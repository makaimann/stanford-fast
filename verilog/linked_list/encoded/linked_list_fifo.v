==> flow/design.v <==
module linked_list(clk, rst, push, pop, push_sel, pop_sel,
                   full, empty, free_ptr, popped_head);
   parameter NUM_ELEMS=4,
	       NUM_LISTS=2,
	       PTR_WIDTH=$clog2(NUM_ELEMS),
	       CNT_WIDTH=PTR_WIDTH+1,
	       SEL_WIDTH=$clog2(NUM_LISTS),
	       ADDR_WIDTH=$clog2(NUM_LISTS+1);
   input                                   clk, rst, push, pop;
   input [SEL_WIDTH-1:0]                   push_sel, pop_sel;
   output                                  full;
   output [NUM_LISTS-1:0]                  empty;
   output [PTR_WIDTH-1:0]                  free_ptr;
   output [PTR_WIDTH-1:0]                  popped_head;
   reg [PTR_WIDTH-1:0]                     head [NUM_LISTS-1:0];
   reg [PTR_WIDTH-1:0]                     tail [NUM_LISTS-1:0];
   reg [PTR_WIDTH-1:0]                     next_ptr [NUM_ELEMS-1:0];
   reg [PTR_WIDTH-1:0]                     free_list_head;
   reg [PTR_WIDTH-1:0]                     free_list_tail;
   reg [CNT_WIDTH-1:0]                     count [NUM_LISTS-1:0];
   reg [CNT_WIDTH-1:0]                     total_count;
   assign free_ptr = free_list_head;
   assign popped_head = head[pop_sel];
   generate
      genvar                               c;
      for(c=0; c < NUM_LISTS; c=c+1) begin : count_elements
         always @(posedge clk) begin
            if (rst)
              count[c] <= 0;
            else
              count[c] <= count[c] + (push & (push_sel == c)) - (pop & (pop_sel == c));
         end
         assign empty[c] = (count[c] == 0);
      end
   endgenerate
   always @(posedge clk) begin
      if (rst)
        total_count <= 0;
      else
        total_count <= total_count + push - pop;
   end
   assign full = (total_count == NUM_ELEMS);
   always @(posedge clk) begin : next_ptr_logic
      integer j;
      if (rst) begin
         for(j=0; j < NUM_ELEMS; j=j+1) begin
            if (j < NUM_ELEMS - 1) begin
               next_ptr[j] <= j + 1;
            end
            else begin
               next_ptr[j] <= 0;
            end
         end
      end
      else begin
         if (push & !empty[push_sel]) begin
            next_ptr[tail[push_sel]] <= free_list_head;
         end
         if (pop & !full) begin
            next_ptr[free_list_tail] <= popped_head;
         end
      end  
   end
   (* keep *)
   wire [PTR_WIDTH-1:0] next_head0;
   assign next_head0 = pop & (pop_sel == 0) ? ((push & (push_sel == pop_sel) & (count[pop_sel] == 1)) ? free_list_head : next_ptr[head[pop_sel]]) :
                       free_list_head;
   always @(posedge clk) begin : head_logic
      integer i;
      if (rst) begin
         for(i=0; i < NUM_LISTS; i=i+1) begin
            head[i] <= 0;
         end
      end
      else begin
	       if (pop) begin
            if (push & (push_sel == pop_sel) & (count[pop_sel] == 1)) begin
               head[pop_sel] <= free_list_head;
            end
            else begin
               head[pop_sel] <= next_ptr[head[pop_sel]];
            end
	       end
	       if (push & empty[push_sel]) begin  
            head[push_sel] <= free_list_head;
	       end
      end  
   end  
   always @(posedge clk) begin : tail_logic
      integer j;
      if (rst) begin
         for(j=0; j < NUM_LISTS; j=j+1) begin
            tail[j] <= 0;
         end
      end
      else if (push) begin
         tail[push_sel] <= free_list_head;
      end
   end  
   always @(posedge clk) begin : free_list_logic
      if (rst) begin
         free_list_head <= 0;
         free_list_tail <= (NUM_ELEMS-1);
      end
      else begin
         if (push & (!pop | (total_count < NUM_ELEMS-1))) begin
            free_list_head <= next_ptr[free_list_head];
         end
         if (pop) begin
            free_list_tail <= popped_head;
            if (full | (push & (total_count >= NUM_ELEMS-1))) begin
               free_list_head <= head[pop_sel];
            end
         end
      end  
   end  
endmodule  
module linked_list_fifo(clk, rst, push, pop, push_sel, pop_sel, data_in,
                        full, empty, data_out);
   parameter WIDTH=8,
             DEPTH=4,
             NUM_FIFOS=2,
             PTR_WIDTH=$clog2(DEPTH),
             SEL_WIDTH=$clog2(NUM_FIFOS),
             ADDR_WIDTH=$clog2(NUM_FIFOS+1);
   input                           clk, rst, push, pop;
   input [SEL_WIDTH-1:0]           push_sel, pop_sel;
   input [WIDTH-1:0]               data_in;
   output                          full;
   output [NUM_FIFOS-1:0]          empty;
   output [WIDTH-1:0]              data_out;
   reg [WIDTH-1:0]                 mem [DEPTH-1:0];
   wire [PTR_WIDTH-1:0]            pop_addr;
  (* keep *)
  wire [PTR_WIDTH-1:0]            free_ptr;
  (* keep *)
  wire [PTR_WIDTH-1:0]            popped_head;
   linked_list
     #(.NUM_ELEMS(DEPTH),
       .NUM_LISTS(NUM_FIFOS))
   ll (.clk(clk),
       .rst(rst),
       .push(push),
       .pop(pop),
       .push_sel(push_sel),
       .pop_sel(pop_sel),
       .full(full),
       .empty(empty),
       .free_ptr(free_ptr),
       .popped_head(popped_head));
   always @(posedge clk) begin
      if (|push) begin
         mem[free_ptr] <= data_in;
      end
   end
   assign data_out = mem[popped_head];
endmodule  
== From RTL to reports: linked_list_fifo ==
What the tools print for linked_list_fifo, step after step.
Line numbers count from 1 in the design file above.
A cell with - has no value.

* Top module: linked_list_fifo
* Clock port: clk
* Library: sky130hd
* Corner: tt_025C_1v80

== Word level ==
Yosys after proc, flatten, opt, wreduce and memory -nomap, before mapping. Print and check cells are not counted. Equal cells are merged and count once.
Memory sizes are those after Yosys's memory passes, which may raise the word count (mostly to a power of two), join words into wider ones and drop unused or constant bits.

* Latch bits: 0
* RAM bits: 44
* Memory bits (read-only): 0
* Flip-flop bits (word level): 17
* Memories kept: 3

{| class="wikitable"
|+ Memory list
! memory !! depth !! width !! line !! source
|-
| mem || 4 || 8 || 132 || <nowiki>reg [WIDTH-1:0]                 mem [DEPTH-1:0];</nowiki>
|-
| ll.next_ptr || 4 || 2 || 17 || <nowiki>reg [PTR_WIDTH-1:0]                     next_ptr [NUM_ELEMS-1:0];</nowiki>
|-
| ll.head || 2 || 2 || 15 || <nowiki>reg [PTR_WIDTH-1:0]                     head [NUM_LISTS-1:0];</nowiki>
|}

* Reduce/logical cells: 10
* Multipliers: 0
* Magnitude comparators: 2
* Equality and inequality tests: 6
* Div/mod/pow operators: 0
* Mux-type cells: 48
* Shift operators: 1
* $add $sub $neg: 6
* Bitwise operators: 18

{| class="wikitable"
|+ Operators with widths
! kind !! count
|-
| two-way mux 2 bit || 26
|-
| two-way mux 1 bit || 17
|-
| AND 1 bit || 13
|-
| two-way mux 8 bit || 1
|-
| equality test 3 x 1 -> 1 bit with constant B || 2
|-
| adder 3 bit || 2
|-
| subtractor 3 bit || 2
|-
| zero test 3 bit || 2
|-
| case mux 3 bit (select 2 bit) || 1
|-
| two-way mux 3 bit || 2
|-
| zero test 1 bit || 5
|-
| AND reduction 2 bit || 2
|-
| case mux 2 bit (select 2 bit) || 1
|-
| OR 1 bit || 3
|-
| adder 3 x 1 -> 3 bit || 1
|-
| subtractor 3 x 1 -> 3 bit || 1
|-
| >= comparator 3 x 2 -> 1 bit with constant B || 1
|-
| < comparator 3 x 2 -> 1 bit with constant B || 1
|-
| equality test 3 bit with constant B || 1
|-
| equality test 1 bit with constant B || 2
|-
| inverter 1 bit || 2
|-
| indexed select 2 x 1 -> 1 bit || 1
|-
| OR reduction 2 bit || 1
|-
| equality test 1 bit || 1
|}

== Longest topological paths ==
Yosys ltp: most cells in a row. Word level: on the elaborated netlist, between registers, memories and ports. Mapped: between sequential cells and ports; inverters and the memories' decode and read muxes count.

* Depth after elaboration: 10
* ABC_AREA: 0
* Gate-level depth with buffers: 10

== Netlist ==
Yosys stat after the flow's synthesis: flattened, memories mapped to cells. It holds for the ABC_AREA given above (unset counts as 0); a run with the other value may have another netlist.

{| class="wikitable"
|+ Cells by type
! cell type !! count !! total area (um^2)
|-
| sky130_fd_sc_hd__edfxtp_1 || 44 || 1.32E+03
|-
| sky130_fd_sc_hd__dfxtp_1 || 17 || 340.326
|-
| sky130_fd_sc_hd__nand2_1 || 56 || 210.202
|-
| sky130_fd_sc_hd__ha_1 || 7 || 87.584
|-
| sky130_fd_sc_hd__inv_1 || 19 || 71.318
|-
| sky130_fd_sc_hd__a21oi_1 || 13 || 65.062
|-
| sky130_fd_sc_hd__a31oi_1 || 10 || 62.56
|-
| sky130_fd_sc_hd__and3_1 || 10 || 62.56
|-
| sky130_fd_sc_hd__fa_1 || 3 || 60.058
|-
| sky130_fd_sc_hd__nor2b_1 || 9 || 56.304
|-
| sky130_fd_sc_hd__nor2_1 || 14 || 52.55
|-
| sky130_fd_sc_hd__mux2i_1 || 5 || 50.048
|-
| sky130_fd_sc_hd__mux2i_4 || 2 || 45.043
|-
| sky130_fd_sc_hd__mux4_2 || 2 || 45.043
|-
| sky130_fd_sc_hd__o21ai_0 || 8 || 40.038
|-
| sky130_fd_sc_hd__xnor2_1 || 4 || 35.034
|-
| sky130_fd_sc_hd__or3_1 || 5 || 31.28
|-
| sky130_fd_sc_hd__nor4b_2 || 2 || 30.029
|}

Not listed: further types 37, cells in them 57.

* Flip-flop cells: 61
* Mapped area: 3098.0 um^2
* Buffers: 13
* Cell count: 287

The figures by module come from a second, unflattened synthesis with its own total; it is not the netlist above.

* Cell total of the unflattened synthesis: 240
* Area (unflattened synthesis): 3030.4 um^2

Each row is one instance without its submodules.

{| class="wikitable"
|+ By module
! module !! cells !! instances !! area (um^2)
|-
| linked_list || 194 || 1 || 1841.8
|-
| linked_list_fifo || 46 || 1 || 1188.6
|}

== Path before layout ==
Path of least setup slack by OpenSTA after synthesis, without wires, with an ideal clock, recovery checks aside; 20% of the period is set as input and as output delay. Where synthesis merged equal registers, the netlist keeps one of their names.

* Path type: in2out
* Start: in pop_sel[0]
* End: out data_out[0]
* External output delay: 634 ps
* Time at the first pin: 634 ps
* Setup slack: 829 ps
* Delay of the path: 1073 ps
* Arrival time: 1707 ps
* Period: 3170 ps
* Path buffers: 2
* Driving pins on the path: 6
* External input delay: 634 ps
* Synthesis period reached: 2341 ps

"delay of the path" = arrival - input delay + setup time.
A path that ends at an output port has no setup time.
"driving pins on the path": output pins that drive a net of the path, with the launching flip-flop's if there is one; two outputs of one cell count as two.
"synthesis period reached" is the clock period less the worst setup slack; recovery checks do not enter. This is arithmetic on one report: input and output delays are still those of the set period (20% each).
The rows between start and end are the longest chain of elaborated cells between them; the timing report does not say that the signal goes this way. Where chains are equally long, one stands for them.
Each line given opens the expression or statement behind the cell; cells for indexed reads and writes are added by Yosys, which also makes memories of some case tables.
The chain passes a memory read, where the word-level depth is cut; so it can be longer than that depth.

* Cell sequence: sky130_fd_sc_hd__buf_6 sky130_fd_sc_hd__mux2i_4 sky130_fd_sc_hd__buf_2 sky130_fd_sc_hd__nand2_1 sky130_fd_sc_hd__and3_1 sky130_fd_sc_hd__a31oi_1
* Cells in the longest elaborated chain: 2
* Elaborated cells on any way between the ends: 2
* Those cells by class: memory (2)

{| class="wikitable"
|+ Ends and longest elaborated chain, after synthesis
! item !! line !! source
|-
| from (decl) || 127 || <nowiki>input [SEL_WIDTH-1:0]           push_sel, pop_sel;</nowiki>
|-
| memory (2 x 2 bit) || 15 || <nowiki>reg [PTR_WIDTH-1:0]                     head [NUM_LISTS-1:0];</nowiki>
|-
| memory (4 x 8 bit) || 132 || <nowiki>reg [WIDTH-1:0]                 mem [DEPTH-1:0];</nowiki>
|-
| to (decl) || 131 || <nowiki>output [WIDTH-1:0]              data_out;</nowiki>
|}

== Path in the finished layout ==
Path of least setup slack in the final report of flow run A (OpenROAD, finished layout, wires in). Where an end is a register, its clock arrival counts in the times.
The report prints the path's times to 10 ps; the period is as set.

* Path type: in2out
* Start: in pop_sel[0]
* End: out data_out[7]
* Period: 3410 ps
* Arrival time: 1900 ps
* Path buffers: 3
* Setup slack: 820 ps
* Time at the first pin: 680 ps
* External input delay: 680 ps
* External output delay: 680 ps
* Driving pins on the path: 7

The rows between start and end are the longest chain of elaborated cells between them; the timing report does not say that the signal goes this way. Where chains are equally long, one stands for them.
The chain passes a memory read, where the word-level depth is cut; so it can be longer than that depth.

* Cell sequence: sky130_fd_sc_hd__buf_4 sky130_fd_sc_hd__mux2i_4 sky130_fd_sc_hd__buf_12 sky130_fd_sc_hd__nand2_1 sky130_fd_sc_hd__and3_1 sky130_fd_sc_hd__a31oi_1 sky130_fd_sc_hd__clkdlybuf4s15_2
* Cells in the longest elaborated chain: 2
* Elaborated cells on any way between the ends: 2
* Those cells by class: memory (2)

{| class="wikitable"
|+ Ends and longest elaborated chain, after layout
! item !! line !! source
|-
| from (decl) || 127 || <nowiki>input [SEL_WIDTH-1:0]           push_sel, pop_sel;</nowiki>
|-
| memory (2 x 2 bit) || 15 || <nowiki>reg [PTR_WIDTH-1:0]                     head [NUM_LISTS-1:0];</nowiki>
|-
| memory (4 x 8 bit) || 132 || <nowiki>reg [WIDTH-1:0]                 mem [DEPTH-1:0];</nowiki>
|-
| to (decl) || 131 || <nowiki>output [WIDTH-1:0]              data_out;</nowiki>
|}

## Implementation results

2 stored runs of linked_list_fifo in the flow (synthesis by Yosys, layout by OpenROAD, sky130hd cells), in arbitrary order. Constraints: input delay and output delay 20% of the set period each, output load 0.01 pF.
By "achieved clock period" is meant the clock period of the run minus its worst setup slack. This is arithmetic on one report: input and output delays are still those of the set period (20% each).
"worst setup path time" means the part of the period allowed to the worst setup path (the constraints hold back 20% at inputs and 20% at outputs) less its slack; where the path has registers, the arrival times of their clocks count too.
"power" is the tool's figure for a default switching activity; nothing was simulated.
"worst setup path time" is known to 10 ps.

Flow run A
==> flow/run.sh <==
#!/bin/bash
# the make line also repeats the synthesis and layout settings of config.mk as NAME=value (left out here)
make -C /OpenROAD-flow-scripts/flow DESIGN_CONFIG=/design/flow/config.mk WORK_HOME=/design/flow/orfs CLKGATE_MAP_FILE= finish
==> flow/config.mk <==
export PLATFORM = sky130hd
export DESIGN_NAME = linked_list_fifo
export DESIGN_NICKNAME = linked_list_fifo
export VERILOG_FILES = /design/flow/design.v
export SDC_FILE = /design/flow/constraint.sdc
export NUM_CORES = 4
export LEC_CHECK = 0
export ABC_AREA = 0
export CAP_MARGIN = 20
export CELL_PAD_IN_SITES_GLOBAL_PLACEMENT = 0
export CORE_MARGIN = 2
export CORE_UTILIZATION = 28
export CTS_CLUSTER_DIAMETER = 111
export CTS_CLUSTER_SIZE = 13
export GPL_ROUTABILITY_DRIVEN = 1
export MIN_ROUTING_LAYER = met1
export PLACE_DENSITY_LB_ADDON = 0.28
export SETUP_SLACK_MARGIN = 0.8
export SLEW_MARGIN = 5
==> flow/constraint.sdc <==
create_clock -name core_clock -period 3.41 [get_ports {clk}]
set_input_delay 0.6820 -clock core_clock [delete_from_list [all_inputs] [get_ports {clk}]]
set_output_delay 0.6820 -clock core_clock [all_outputs]
set_load 0.01 [all_outputs]

==> results of flow run A <==
chip area after synthesis (Yosys): 3098.0 um^2
die area: 11851.6 um^2
standard-cell area of the final layout: 3824.9 um^2
utilization: 0.354
worst setup slack after layout: 823 ps
total negative slack: 0 ps
worst hold slack: 469 ps
power: 2341 µW
achieved clock period: 2587 ps
worst setup path time: 1220 ps
worst setup path kind: in2out

Flow run B
==> flow/run.sh <==
#!/bin/bash
# the make line also repeats the synthesis and layout settings of config.mk as NAME=value (left out here)
make -C /OpenROAD-flow-scripts/flow DESIGN_CONFIG=/design/flow/config.mk WORK_HOME=/design/flow/orfs CLKGATE_MAP_FILE= finish
==> flow/config.mk <==
export PLATFORM = sky130hd
export DESIGN_NAME = linked_list_fifo
export DESIGN_NICKNAME = linked_list_fifo
export VERILOG_FILES = /design/flow/design.v
export SDC_FILE = /design/flow/constraint.sdc
export NUM_CORES = 4
export LEC_CHECK = 0
export CAP_MARGIN = 20
export CORE_MARGIN = 2
export CORE_UTILIZATION = 40
export SETUP_SLACK_MARGIN = 0.33
export SLEW_MARGIN = 20
==> flow/constraint.sdc <==
create_clock -name core_clock -period 2.26 [get_ports {clk}]
set_input_delay 0.4520 -clock core_clock [delete_from_list [all_inputs] [get_ports {clk}]]
set_output_delay 0.4520 -clock core_clock [all_outputs]
set_load 0.01 [all_outputs]

==> results of flow run B <==
chip area after synthesis (Yosys): 3098.0 um^2
die area: 8416.2 um^2
standard-cell area of the final layout: 4342.9 um^2
utilization: 0.589
worst setup slack after layout: 44 ps
total negative slack: 0 ps
worst hold slack: 459 ps
power: 3730 µW
achieved clock period: 2216 ps
worst setup path time: 1760 ps
worst setup path kind: reg2out
