==> flow/design.v <==
module FF(rst, clk, en, D, Q);
   parameter WIDTH = 1;
   parameter INIT  = 0;
   input wire                rst;
   input wire                clk;
   input wire                en;
   input wire [WIDTH-1:0]    D;
   output reg [WIDTH-1:0]    Q;
   always @ (posedge clk) begin
      if (rst) begin
         Q <= INIT;
      end
      else if(en) begin
         Q <= D;
      end
   end
endmodule
module fifo(clk, rst, push, pop, data_in,
            full, empty, data_out);
  parameter WIDTH = 8;
  parameter DEPTH = 8;
  parameter PTRWID = $clog2(DEPTH) + 1;
  input wire clk;
  input wire rst;
  input wire push;
  input wire pop;
  input wire [WIDTH-1:0] data_in;
  (* keep *)
  output wire full;
  output wire empty;
  output wire [WIDTH-1:0] data_out;
  wire clkEn = push | pop | rst;
 (* keep *)
  logic [PTRWID-1:0] wrPtr;
  wire  [PTRWID-1:0] wrPtrNxt;
  assign wrPtrNxt = rst ? {PTRWID{1'b0}} : wrPtr + {{(PTRWID-1){1'b0}}, push};
  FF #(.WIDTH(PTRWID)) ff_wrPtr (.rst(rst),
                                 .clk(clk),
                                 .en(clkEn),
                                 .D(wrPtrNxt),
                                 .Q(wrPtr)
                                 );
  (* keep *)
  logic [PTRWID-1:0] rdPtr;
  wire  [PTRWID-1:0] rdPtrNxt;
  assign rdPtrNxt = rst ? {PTRWID{1'b0}} : rdPtr + {{(PTRWID-1){1'b0}}, pop};
  FF #(.WIDTH(PTRWID)) ff_rdPtr (.rst(rst),
                         .clk(clk),
                                 .en(clkEn),
                                 .D(rdPtrNxt),
                                 .Q(rdPtr));
  assign empty = rdPtr == wrPtr;
  assign full = (rdPtr[PTRWID-2:0] == wrPtr[PTRWID-2:0]) & (rdPtr[PTRWID-1] != wrPtr[PTRWID-1]);
   reg [WIDTH-1:0]   entries [DEPTH-1:0];
   wire [WIDTH-1:0]  input_data;
   assign input_data = push ? data_in : entries[wrPtr[PTRWID-2:0]];
   always @(posedge clk) begin
      entries[wrPtr[PTRWID-2:0]] <= input_data;
   end
  assign data_out = entries[rdPtr[PTRWID-2:0]];
endmodule
module MagicPacketTracker(clk, rst, push, pop, captured,
                          cnt, next_cnt);
  parameter DEPTH = 8;
  parameter CNTWID = $clog2(DEPTH) + 1;
  input wire clk;
  input wire rst;
  input wire push;
  input wire pop;
  input wire captured;
  output wire [CNTWID-1:0] cnt;
  output wire [CNTWID-1:0] next_cnt;
  FF #(.WIDTH(CNTWID)) ff_cnt (.rst(rst),
                               .clk(clk),
                               .en(push | pop | rst | captured),
                               .D(next_cnt),
                               .Q(cnt));
  wire [CNTWID-1:0] push_cnt;
  assign push_cnt = cnt + {{(CNTWID-1){1'b0}}, (push & ~captured)};
  assign next_cnt = rst ? {CNTWID{1'b0}} : push_cnt - {{(CNTWID-1){1'b0}}, pop};
endmodule
  module SimpleScoreboard(clk, rst, push, pop, start, data_in, data_out,
                          data_out_vld, prop_signal);
   parameter DEPTH  = 8,
             WIDTH  = 8,
             CNTWID = $clog2(DEPTH) + 1;
   input wire                                clk;
   input wire                                rst;
   input wire                                push;
   input wire                                pop;
   input wire                                start;
   input wire [WIDTH-1:0]                    data_in;
   input wire [WIDTH-1:0]                    data_out;
   output wire                               data_out_vld;
   output wire                               prop_signal;
   wire                                      en;
   wire                                      next_en;
   wire                                      magic_packet_exited;
   wire                                      next_magic_packet_exited;
   wire [CNTWID-1:0]                         cnt;
   wire [CNTWID-1:0]                         next_cnt;
   wire [WIDTH-1:0]                          magic_packet;
  assign next_en = en | (start & push);
  FF #(.WIDTH(1)) ff_en (.rst(rst),
			                   .clk(clk),
                         .en(~en),  
                         .D(next_en),
                         .Q(en));
  assign next_magic_packet_exited = data_out_vld | magic_packet_exited;
  FF #(.WIDTH(1)) ff_magic_packet_exited (.rst(rst),
                                          .clk(clk),
                                          .en(1'b1),
                                          .D(next_magic_packet_exited),
                                          .Q(magic_packet_exited));
  MagicPacketTracker #(.DEPTH(DEPTH)) mpt (.clk(clk),
                                           .rst(rst),
                                           .push(push),
                                           .pop(pop),
                                           .captured(en),
                                           .cnt(cnt),
                                           .next_cnt(next_cnt)
	     				                             );
  FF #(.WIDTH(WIDTH)) ff_magic_packet (.rst(rst),
				                               .clk(clk),
                                       .en(start & push & ~en),
                                       .D(data_in),
                                       .Q(magic_packet));
  assign data_out_vld = en & !magic_packet_exited & (cnt != 0) & (next_cnt == 0);
  assign prop_signal = ~data_out_vld | (magic_packet == data_out);
endmodule
module top(clk, rst, start, push, data_in, pop,
           empty, full, data_out, prop_signal);
   parameter WIDTH      =    8,
             DEPTH      =    2*8,
             QWID       =    8;
   input                       clk, rst, start;
   input                       push;
   input [1:0]                 pop;
   input [WIDTH-1:0]           data_in;
   output [1:0]                empty, full;
   output [WIDTH-1:0]          data_out;
   output                      prop_signal;
   (* keep *)
   wire                        data_out_vld;
   (* keep *)
   wire [WIDTH-1:0]            intm_data;
   fifo
     #(.WIDTH(WIDTH),
       .DEPTH(DEPTH/2))
   f0 (.clk(clk),
	     .rst(rst),
	     .push(push[0]),
	     .pop(pop[0]),
       .data_in(data_in),
       .empty(empty[0]),
       .full(full[0]),
	     .data_out(intm_data));
   fifo
     #(.WIDTH(WIDTH),
       .DEPTH(DEPTH/2))
   f1 (.clk(clk),
	    .rst(rst),
	    .push(pop[0]),  
	    .pop(pop[1]),
      .data_in(intm_data),
      .empty(empty[1]),
      .full(full[1]),
	    .data_out(data_out));
   SimpleScoreboard
     #(.DEPTH(DEPTH),
       .WIDTH(WIDTH))
   sb (.clk(clk),
       .rst(rst),
       .push(push[0]),
       .pop(pop[1]),
       .start(start),
       .data_in(data_in),
       .data_out(data_out),
       .data_out_vld(data_out_vld),
       .prop_signal(prop_signal));
   reg                         initstate = 1;
   always @(posedge clk) begin
      initstate <= 0;
   end
   always @* begin
      assume(rst == initstate);
      assume(!push[0] || !full[0]);
      assume(!pop[0] || !full[1]);
      assume(!pop[0] || !empty[0]);
      assume(!pop[1] || !empty[1]);
   end
   always @(posedge clk) begin
      if (!initstate) begin
         assert(prop_signal);
      end
   end
endmodule  
module circular_pointer_fifo(clk, rst, push, pop, data_in,
                             full, empty, data_out);
  parameter WIDTH = 8;
  parameter DEPTH = 8;
  parameter PTRWID = $clog2(DEPTH) + 1;
  input wire clk;
  input wire rst;
  input wire push;
  input wire pop;
  input wire [WIDTH-1:0] data_in;
  output wire full;
  output wire empty;
  output wire [WIDTH-1:0] data_out;
  wire clkEn = push | pop | rst;
 (* keep *)
  logic [PTRWID-1:0] wrPtr;
  wire  [PTRWID-1:0] wrPtrNxt;
  assign wrPtrNxt = rst ? {PTRWID{1'b0}} : wrPtr + {{(PTRWID-1){1'b0}}, push};
  FF #(.WIDTH(PTRWID)) ff_wrPtr (.rst(rst),
                                 .clk(clk),
                                 .en(clkEn),
                                 .D(wrPtrNxt),
                                 .Q(wrPtr)
                                 );
  (* keep *)
  logic [PTRWID-1:0] rdPtr;
  wire  [PTRWID-1:0] rdPtrNxt;
  assign rdPtrNxt = rst ? {PTRWID{1'b0}} : rdPtr + {{(PTRWID-1){1'b0}}, pop};
  FF #(.WIDTH(PTRWID)) ff_rdPtr (.rst(rst),
                         .clk(clk),
                                 .en(clkEn),
                                 .D(rdPtrNxt),
                                 .Q(rdPtr));
  assign empty = rdPtr == wrPtr;
  assign full = (rdPtr[PTRWID-2:0] == wrPtr[PTRWID-2:0]) & (rdPtr[PTRWID-1] != wrPtr[PTRWID-1]);
   reg [WIDTH-1:0]   entries [DEPTH-1:0];
   wire [WIDTH-1:0]  input_data;
   assign input_data = push ? data_in : entries[wrPtr[PTRWID-2:0]];
   always @(posedge clk) begin
      entries[wrPtr[PTRWID-2:0]] <= input_data;
   end
  assign data_out = entries[rdPtr[PTRWID-2:0]];
endmodule
# == Reports on circular_pointer_fifo ==
# Tool output for the design above, in the order of the flow.
# Lines are those of the file above, counted from 1.
# Operators carry their Yosys type and port widths (W data, S select, Z words).
# Cell names lack the library's common part.
# Not given: --
# design
top_module,circular_pointer_fifo
clock,clk
cell_library,sky130hd
pvt_corner,tt_025C_1v80

# == Elaborated design ==
# Counts by Yosys on the flattened word-level netlist (proc, flatten, opt, wreduce; memories kept). Print and check cells are left out. Cells with the same type and inputs are merged into one.
# Yosys's memory passes give these memory sizes; they may raise the number of words (mostly to a power of two), join words into wider ones and drop unused or constant bits.
# bits
reg_bits,8
romBits,0
n_memories,1
out_inout_bits,10
clocked_rd_ports_x_width,8
elab_cells,15
ramBits,64
latchBits,0
inputBits,12
# classes
logic,3
n_addsub,2
div,0
n_eq,4
reduce_logical,0
shift,0
compare,0
mul,0
muxes,3
# memory_table
memory,size,word_bits,rd,write_ports,line_no,text
entries,8,8,1,1,233,reg [WIDTH-1:0]   entries [DEPTH-1:0];
# ops
cell,count
$add A4 B1 Y4,2
$mux W8,1
$mux W3,2
$eq A4 B4 Y1,1
$eq A3 B3 Y1,1
$or A1 B1 Y1,2
$ne A1 B1 Y1,1
$ne A1 B1 Y1 const B,1
$and A1 B1 Y1,1

# == Logic depth ==
# Depth = most cells in a row (Yosys ltp): at word level without a register or memory, in the mapped netlist without a sequential cell, where the memories' decode and read muxes count.
# logic_depth
depth_word,4
ABC_AREA,0
mapped_depth,5
ltp_nobuf,5

# == After synthesis ==
# The flow's flattened synthesis, as Yosys stat reports it; memories are mapped. The netlist is that of the ABC_AREA named above (0 if unset); the other value can give another one.
# types
cell,count,type_area_um2
edfxtp_1,64,1.92E+03
mux4_1,15,394.128
dfxtp_1,11,220.211
mux2_2,8,90.086
ha_1,4,50.048
o21ai_0,8,40.038
nor2_1,10,37.536
xnor2_1,4,35.034
a21oi_1,6,30.029
mux4_2,1,22.522
nand2_1,6,22.522
buf_12,1,20.019
nand2b_1,3,18.768
xor2_1,2,17.517
nand3_1,3,15.014
or3_1,2,12.512
buf_6,1,11.261
nor3_1,2,10.01
# Other cell types: 4; their cells: 6.
# mapped
mapped_cells,157
buf_cells,7
area_um2,2995.4
seq_area_um2,2142.1
flip_flops,75
# By module: a second synthesis without flattening, with its own total; a netlist apart from the flattened one above.
# hier_totals
hier_cells,159
area_unflattened_um2,3011.6
# Each row is one instance without its submodules.
# by_module
module,mod_seq_area_um2,mod_area_um2,cells,instances
circular_pointer_fifo,1921.8,2731.4,133,1
FF (WIDTH=4),80.1,140.1,13,2

# == Timing after synthesis ==
# Path of least setup slack by OpenSTA after synthesis, without wires, with an ideal clock, recovery checks aside; 20% of the period is set as input and as output delay. Where synthesis merged equal registers, the netlist keeps one of their names.
# synth_timing
path_kind,reg2out
startpoint,register (no name shown)
endpoint,output port data_out[0]
t_arrival_ns,1.381
launch_ns,0.000
n_path_buf,2
required_ns,1.376
tclk_ns,1.72
output_delay_ns,0.344
setup_slack_ns,-0.005
path_delay_ns,1.381
stages,5
period_less_setup_slack_ns,1.725
# "path_delay_ns" = arrival - input delay + setup time.
# A path that ends at an output port has no setup time.
# "stages" counts driving pins, that of a launching flip-flop among them; a cell with two outputs on the path counts twice.
# "period_less_setup_slack_ns" is the clock period less the worst setup slack; recovery checks do not enter. This is arithmetic on one report: input and output delays are still those of the set period (20% each).
# synth_via
cell_sequence,dfxtp_1 -> buf_6 -> buf_12 -> mux4_1 -> mux2_2
# synth_lines
element,line_no,text
end: declaration,210,output wire [WIDTH-1:0] data_out;
# No chain of elaborated cells between the ends is given.

# == Path in the finished layout ==
# Path of least setup slack in the final report of run 1 (OpenROAD, finished layout, wires in). Where an end is a register, its clock arrival counts in the times.
# layout_timing
path_kind,reg2out
startpoint,register (no name shown)
endpoint,output port data_out[1]
stages,5
tclk_ns,1.37
t_arrival_ns,1.76
n_path_buf,2
required_ns,1.10
setup_slack_ns,-0.67
output_delay_ns,0.27
launch_ns,0.33
# layout_via
cell_sequence,dfxtp_4 -> buf_12 -> mux4_2 -> mux2_4 -> buf_6
# layout_lines
element,line_no,text
end: declaration,210,output wire [WIDTH-1:0] data_out;
# No chain of elaborated cells between the ends is given.

# 2 stored runs of circular_pointer_fifo in the flow (synthesis by Yosys, layout by OpenROAD, sky130hd cells), in arbitrary order. Constraints: input delay and output delay 20% of the set period each, output load 0.01 pF.
# "period_reached_ns": clock period set for the run, less the worst setup slack. It is reckoned from that one timing run; input and output delays stay at 20% of the period that was set.
# "power_total_mw" is the tool's figure for a default switching activity; nothing was simulated.
# A setting shown as -- is not set for that run.
run name,period_ns,CORE_UTILIZATION,PLACE_DENSITY_LB_ADDON,CORE_MARGIN,TNS_END_PERCENT,ABC_AREA,GPL_ROUTABILITY_DRIVEN,CTS_CLUSTER_DIAMETER,SLEW_MARGIN,MIN_ROUTING_LAYER,CAP_MARGIN,SETUP_SLACK_MARGIN,PLACE_DENSITY,CELL_PAD_IN_SITES_DETAIL_PLACEMENT,MAX_ROUTING_LAYER,die_footprint_um2,worst_setup_slack_ns,tns_ns,finish.utilization_pct,power_total_mw,timing.hold.ws_ns,synth_chip_area_um2,period_reached_ns
run 1,1.37,44,0.04,8,65,0,1,142,20,met1,20,--,--,--,--,9704.2,-0.668,-5.450,57.9,4.818,0.421,2995.4,2.038
run 2,1.2,28,--,2,35,1,1,173,20,met2,20,-0.07,0.88,2,met4,13062.2,-0.656,-13.111,41.6,7.022,0.432,3405.8,1.856
